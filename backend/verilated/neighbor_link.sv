==> flow/design.v <==
`timescale 1ns / 1ps
module neighbor_link #(
    parameter LENGTH = 2,   
    parameter ADDRESS_WIDTH = 12   
) (
    input clk,
    input reset,
    input initialize,
    output is_fully_grown,
    input [ADDRESS_WIDTH-1:0] a_old_root_in,
    output [ADDRESS_WIDTH-1:0] b_old_root_out,
    input a_increase,   
    input [ADDRESS_WIDTH-1:0] b_old_root_in,
    output [ADDRESS_WIDTH-1:0] a_old_root_out,
    input b_increase   
);
localparam COUNTER_WIDTH = $clog2(LENGTH + 2);   
reg [ADDRESS_WIDTH-1:0] a_old_root;
reg [ADDRESS_WIDTH-1:0] b_old_root;
reg [COUNTER_WIDTH-1:0] increased;
assign a_old_root_out = a_old_root;
assign b_old_root_out = b_old_root;
assign is_fully_grown = increased >= LENGTH;
always @(posedge clk) begin
    if (reset) begin
        increased <= 0;
        a_old_root <= 0;
        b_old_root <= 0;
    end else if (initialize) begin
        increased <= 0;
        a_old_root <= 0;
        b_old_root <= 0;
    end else begin
        a_old_root <= a_old_root_in;
        b_old_root <= b_old_root_in;
        if (increased < LENGTH) begin
            increased <= increased + a_increase + b_increase;
        end
    end
end
endmodule
==> Step by step through the tools: neighbor_link <==
Tool output for the design above, in the order of the flow.
Line numbers count from 1 in the design file above.
{ "design": {"top_module": "neighbor_link", "clock": "clk", "lib": "sky130hd", "corner": "tt_025C_1v80"} }

==> Word level <==
Counts by Yosys on the flattened word-level netlist (proc, flatten, opt, wreduce; memories kept). Register bits leave out memories and registers merged into their read ports (data or address); mux counts leave out enables and synchronous resets folded into registers. Print and check cells are left out. Cells with the same type and inputs are merged into one.
{ "bits": {"ram_bits": 0, "latchBits": 0, "clocked_rd_ports_x_width": 0, "reg_bits": 26, "n_memories": 0, "romBits": 0, "wordCells": 8, "input_bits": 29} }
{ "classes": {"n_cmp": 2, "n_mul": 0, "n_logic": 0, "eq_ne": 0, "n_mux": 0, "div_mod_pow": 0, "add_sub_neg": 2, "shift": 0, "n_reduce_logical": 1} }
{ "ops": {"columns": ["cell", "count"], "rows": [
  ["adder 2 x 1 -> 2 bit", 2],
  [">= comparator 2 bit (second input constant)", 1],
  ["< comparator 2 bit (second input constant)", 1],
  ["OR reduction 2 bit", 1]
]} }

==> Depth <==
Depth = most cells in a row (Yosys ltp): at word level without a register or memory, in the mapped netlist without a sequential cell, where the memories' decode and read muxes count.
{ "depth": {"depth_word": 2, "ABC_AREA": 0, "ltp_mapped": 3, "mapped_depth_nobuf": 3} }

==> Synthesis result <==
The flow's flattened synthesis, as Yosys stat reports it; memories are mapped. The netlist is that of the ABC_AREA named above (0 if unset); the other value can give another one.
The area totals of this step are shown rounded.
{ "types": {"columns": ["cell_type", "count"], "rows": [
  ["sky130_fd_sc_hd__dfxtp_1", 26],
  ["sky130_fd_sc_hd__and2_1", 24],
  ["sky130_fd_sc_hd__buf_6", 2],
  ["sky130_fd_sc_hd__fa_1", 1],
  ["sky130_fd_sc_hd__nor2_4", 1],
  ["sky130_fd_sc_hd__mux2i_1", 1],
  ["sky130_fd_sc_hd__o21a_1", 1],
  ["sky130_fd_sc_hd__nor3_1", 1],
  ["sky130_fd_sc_hd__clkbuf_1", 1]
]} }
{ "mapped": {"synth_area_um2": 751, "flip_flops": 26, "cell_count": 58, "seqArea_um2": 520} }

==> Worst setup path after synthesis <==
Path of least setup slack by OpenSTA after synthesis, without wires, with an ideal clock, recovery checks aside; 20% of the period is set as input and as output delay. Where synthesis merged equal registers, the netlist keeps one of their names.
{ "synth_path": {"path_kind": "input to register", "from": "input a_increase", "to": "register increased[0]", "t_required_ns": 1.492, "input_delay_ns": 0.314, "tclk_ns": 1.57, "stages": 3, "slack_ns": 0.506, "t_first_pin_ns": 0.314, "setup_time_ns": 0.078, "t_arrival_ns": 0.986, "delay_ns": 0.750, "period_less_setup_slack_ns": 1.064} }
"delay_ns" is the arrival time less input delay plus setup time.
"stages": output pins that drive a net of the path, with the launching flip-flop's if there is one; two outputs of one cell count as two.
"period_less_setup_slack_ns" is the clock period less the worst setup slack; recovery checks do not enter. This is arithmetic on one report: input and output delays are still those of the set period (20% each).
The rows between start and end are the longest chain of elaborated cells between them; the timing report does not say that the signal goes this way. Where chains are equally long, one stands for them.
Each line given opens the expression or statement behind the cell; cells for indexed reads and writes are added by Yosys, which also makes memories of some case tables.
At most two assigning lines are given for a register; there are more.
{ "synth_via": {"cell_sequence": "sky130_fd_sc_hd__fa_1 -> sky130_fd_sc_hd__mux2i_1 -> sky130_fd_sc_hd__nor3_1", "elab_chain_cells": 2, "cells_between": 2, "cone_lines": 1} }
{ "synth_lines": {"columns": ["item", "line", "source"], "rows": [
  ["start: declaration", 12, "input a_increase,"],
  ["adder 2 x 1 -> 2 bit x2", 37, "increased <= increased + a_increase + b_increase;"],
  ["end: assignment", 30, "increased <= 0;"],
  ["end: assignment", 37, null],
  ["end: declaration", 20, "reg [COUNTER_WIDTH-1:0] increased;"]
]} }

Below are 2 stored runs of the flow (Yosys, OpenROAD; platform sky130hd) on neighbor_link, each with its settings, unordered. Constraints: input delay and output delay 20% of the set period each, output load 0.01 pF.

==> run A: settings <==
{ "period_ns": 0.901, "CORE_UTILIZATION": 65, "SETUP_SLACK_MARGIN": 0.06, "TNS_END_PERCENT": 65, "CAP_MARGIN": 0, "SLEW_MARGIN": 10, "MAX_ROUTING_LAYER": "met5", "CORE_MARGIN": 2 }
==> run A: results <==
unfinished; error GPL-0301 in placement

==> run B: settings <==
{ "period_ns": 0.706, "CORE_UTILIZATION": 49, "PLACE_DENSITY_LB_ADDON": 0.3, "CORE_MARGIN": 9, "CELL_PAD_IN_SITES_GLOBAL_PLACEMENT": 1, "CELL_PAD_IN_SITES_DETAIL_PLACEMENT": 2, "GPL_TIMING_DRIVEN": 0, "GPL_ROUTABILITY_DRIVEN": 1, "CTS_CLUSTER_DIAMETER": 376, "CAP_MARGIN": 5, "MIN_ROUTING_LAYER": "met2", "SLEW_MARGIN": 20 }
==> run B: results <==
unfinished; error FLW-0024 in placement
