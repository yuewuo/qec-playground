==> flow/design.v <==
`timescale 1ns / 10ps
module generated_top_example(
    input reg clk,
    input reg reset,
    output reg [31:0] count_c
);
localparam STAGE_WIDTH = 3;
localparam [STAGE_WIDTH-1:0]
    STAGE_IDLE = 0,
    STAGE_SPREAD_CLUSTER = 1,
    STAGE_GROW_BOUNDARY = 2,
    STAGE_SYNC_IS_ODD_CLUSTER = 3,
    STAGE_MEASUREMENT_LOADING = 4;
always@(posedge clk) begin
    if (reset) begin
        count_c <= 0;
    end else begin
        count_c <= count_c + 1;
    end
end
endmodule
# Step by step through the tools: generated_top_example
# Tool output for the design above, in the order of the flow.
# Lines are those of the file above, counted from 1.
# Operators carry their Yosys type and port widths (W data, S select, Z words).
# Cell names lack the library's common part.
# A cell with n/a has no value.
dict set report design {
  design {generated_top_example}
  clk_port {clk}
  lib {sky130hd}
  pvt_corner {tt_025C_1v80}
}

# After elaboration
# Source: Yosys, flattened and elaborated, memories not mapped. Widths are those after wreduce; folded enables and synchronous resets count as part of the registers. Registers that Yosys merges into a memory's read port (data or address) are not register bits. Print and check cells do not count. Equal cells are merged and count once.
dict set report bits {
  elab_cells 2
  regBits 32
}
dict set report op_classes {
  addsub 1
}
# cell n
set op_table {}
lappend op_table {{$add A32 B1 Y32 const B} 1}

# Longest topological paths
# Yosys ltp: most cells in a row. Word level: on the elaborated netlist, between registers, memories and ports. Mapped: between sequential cells and ports; inverters and the memories' decode and read muxes count.
dict set report depth {
  depth_word 1
  abc_area 0
  depth_mapped 6
  depth_no_buf 5
}

# Mapped cells and area
# Source: synth_stat.txt of the flow (Yosys; design flattened, memories mapped). It holds for the ABC_AREA given above (unset counts as 0); a run with the other value may have another netlist.
dict set report mapped {
  seqArea_um2 640.6
  cells 168
  flip_flops 32
  buf_cells 9
  yosys_area_um2 1475.2
}
# cell_type n type_area_um2
set types {}
lappend types {dfxtp_1 32 640.614}
lappend types {or4_1 12 90.086}
lappend types {a21oi_1 17 85.082}
lappend types {o31ai_1 11 82.579}
lappend types {nor2_1 14 52.55}
lappend types {xnor2_1 5 43.792}
lappend types {nand2_1 11 41.29}
lappend types {nand3_1 8 40.038}
lappend types {or3_1 6 37.536}
lappend types {xor2_1 4 35.034}
lappend types {mux2_2 3 33.782}
lappend types {nand4_1 5 31.28}
lappend types {nor2b_1 5 31.28}
lappend types {o21ai_0 6 30.029}
lappend types {buf_6 2 22.522}
lappend types {inv_1 5 18.768}
lappend types {nor4_1 3 18.768}
lappend types {and4_1 2 17.517}
# Other cell types: 11; their cells: 17.

# Path before layout
# Path of least setup slack by OpenSTA after synthesis, without wires, with an ideal clock, recovery checks aside; 20% of the period is set as input and as output delay. Where synthesis merged equal registers, the netlist keeps one of their names.
dict set report synth_timing {
  path_type {register to register}
  from {reg count_c[0]}
  to {reg count_c[22]}
  delay_ns 2.051
  driving_pins 7
  required_ns 2.350
  path_slack_ns 0.369
  arrival_ns 1.981
  setup_time_ns 0.070
  t_first_pin_ns 0.000
  tclk_ns 2.42
  period_less_setup_slack_ns 2.051
}
# "delay_ns" is the arrival time less input delay plus setup time.
# "driving_pins" counts driving pins, that of a launching flip-flop among them; a cell with two outputs on the path counts twice.
# "period_less_setup_slack_ns" = period - worst setup slack (recovery checks aside). The figure is calculated, with input and output delays left at 20% of the set period.
# The rows between start and end are the longest chain of elaborated cells between them; the timing report does not say that the signal goes this way. Where chains are equally long, one stands for them.
# A line is the first line of the expression or statement that the cell stems from. Yosys adds cells for indexed reads and writes and turns some case tables into memories.
dict set report synth_via {
  path_cell_list {dfxtp_1 -> ha_1 -> and4_4 -> or4b_1 -> buf_2 -> or4_1 -> a21oi_1}
  elab_chain_len 1
  cone_cells 1
  cone_lines 1
  cone_classes {add/sub (1)}
}
# item line
set synth_rtl {}
lappend synth_rtl {{start, declared} 5} ;# output reg [31:0] count_c
lappend synth_rtl {{start, assigned} 16} ;# count_c <= 0;
lappend synth_rtl {{start, assigned} 18} ;# count_c <= count_c + 1;
lappend synth_rtl {{$add A32 B1 Y32} 18}
lappend synth_rtl {{end, assigned} 16}
lappend synth_rtl {{end, assigned} 18}
lappend synth_rtl {{end, declared} 5}

# Worst path after layout
# Path of least setup slack in the final report of record 1 (OpenROAD, finished layout, wires in). Where an end is a register, its clock arrival counts in the times.
dict set report layout_timing {
  path_type {register to register}
  from {reg count_c[2]}
  to {reg count_c[21]}
  t_first_pin_ns 0.34
  arrival_ns 2.53
  required_ns 2.86
  path_slack_ns 0.33
  setup_time_ns 0.10
  tclk_ns 2.62
  driving_pins 5
}
# The rows between start and end are the longest chain of elaborated cells between them; the timing report does not say that the signal goes this way. Where chains are equally long, one stands for them.
dict set report layout_via {
  path_cell_list {dfxtp_1 -> nand3_2 -> or4_1 -> nor4_1 -> mux2_2}
  elab_chain_len 1
  cone_cells 1
  cone_lines 1
  cone_classes {add/sub (1)}
}
# item line
set layout_rtl {}
lappend layout_rtl {{start, declared} 5} ;# output reg [31:0] count_c
lappend layout_rtl {{start, assigned} 16} ;# count_c <= 0;
lappend layout_rtl {{start, assigned} 18} ;# count_c <= count_c + 1;
lappend layout_rtl {{$add A32 B1 Y32} 18}
lappend layout_rtl {{end, assigned} 16}
lappend layout_rtl {{end, assigned} 18}
lappend layout_rtl {{end, declared} 5}

## Implementation results

Stored flow runs of generated_top_example (2 of them; Yosys, OpenROAD, sky130hd). They differ in their settings and are not a sequence. Constraints: input delay and output delay 20% of the set period each, output load 0.01 pF.
"period_less_ws_ns" is the run's clock period less its worst setup slack. It is reckoned from that one timing run; input and output delays stay at 20% of the period that was set.
By "worst_path_ns" is meant the share of the clock period that the worst setup path is allowed (20% is reserved at inputs, 20% at outputs), minus its slack. Clock arrival times at its registers enter into it.

[flow] record 1: files
==> flow/run.sh <==
#!/bin/bash
# the make line also repeats the synthesis and layout settings of config.mk as NAME=value (left out here)
make -C /OpenROAD-flow-scripts/flow DESIGN_CONFIG=/design/flow/config.mk WORK_HOME=/design/flow/orfs CLKGATE_MAP_FILE= finish
==> flow/config.mk <==
export PLATFORM = sky130hd
export DESIGN_NAME = generated_top_example
export DESIGN_NICKNAME = generated_top_example
export VERILOG_FILES = /design/flow/design.v
export SDC_FILE = /design/flow/constraint.sdc
export NUM_CORES = 4
export LEC_CHECK = 0
export CAP_MARGIN = 20
export CELL_PAD_IN_SITES_GLOBAL_PLACEMENT = 0
export CORE_MARGIN = 2
export CORE_UTILIZATION = 66
export CTS_CLUSTER_DIAMETER = 318
export GPL_ROUTABILITY_DRIVEN = 1
export SETUP_SLACK_MARGIN = 0.05
export SLEW_MARGIN = 20
==> flow/constraint.sdc <==
create_clock -name core_clock -period 2.62 [get_ports {clk}]
set_input_delay 0.5240 -clock core_clock [delete_from_list [all_inputs] [get_ports {clk}]]
set_output_delay 0.5240 -clock core_clock [all_outputs]
set_load 0.01 [all_outputs]

[flow] record 1: metrics
[metrics] worst_path_ns = 2.29
[metrics] critical_path_type = register to register
[metrics] fin_util_pct = 87.5
[metrics] timing.setup.ws_ns = 0.330
[metrics] synth_chip_area_um2 = 1475.2
[metrics] final_die_area_um2 = 2629.1
[metrics] cell_area_final_um2 = 1898.1
[metrics] period_less_ws_ns = 2.290
[metrics] ws_hold_ns = 0.495

[flow] record 2: files
==> flow/run.sh <==
#!/bin/bash
# the make line also repeats the synthesis and layout settings of config.mk as NAME=value (left out here)
make -C /OpenROAD-flow-scripts/flow DESIGN_CONFIG=/design/flow/config.mk WORK_HOME=/design/flow/orfs CLKGATE_MAP_FILE= finish
==> flow/config.mk <==
export PLATFORM = sky130hd
export DESIGN_NAME = generated_top_example
export DESIGN_NICKNAME = generated_top_example
export VERILOG_FILES = /design/flow/design.v
export SDC_FILE = /design/flow/constraint.sdc
export NUM_CORES = 4
export LEC_CHECK = 0
export CAP_MARGIN = 20
export CORE_MARGIN = 2
export CORE_UTILIZATION = 60
export SLEW_MARGIN = 20
==> flow/constraint.sdc <==
create_clock -name core_clock -period 2.43 [get_ports {clk}]
set_input_delay 0.4860 -clock core_clock [delete_from_list [all_inputs] [get_ports {clk}]]
set_output_delay 0.4860 -clock core_clock [all_outputs]
set_load 0.01 [all_outputs]

[flow] record 2: metrics
[metrics] cell_area_final_um2 = 1883.1
[metrics] worst_path_ns = 2.24
[metrics] critical_path_type = register to register
[metrics] fin_util_pct = 82.7
[metrics] timing.setup.ws_ns = 0.195
[metrics] final_die_area_um2 = 2871.3
[metrics] synth_chip_area_um2 = 1475.2
[metrics] ws_hold_ns = 0.501
[metrics] period_less_ws_ns = 2.235
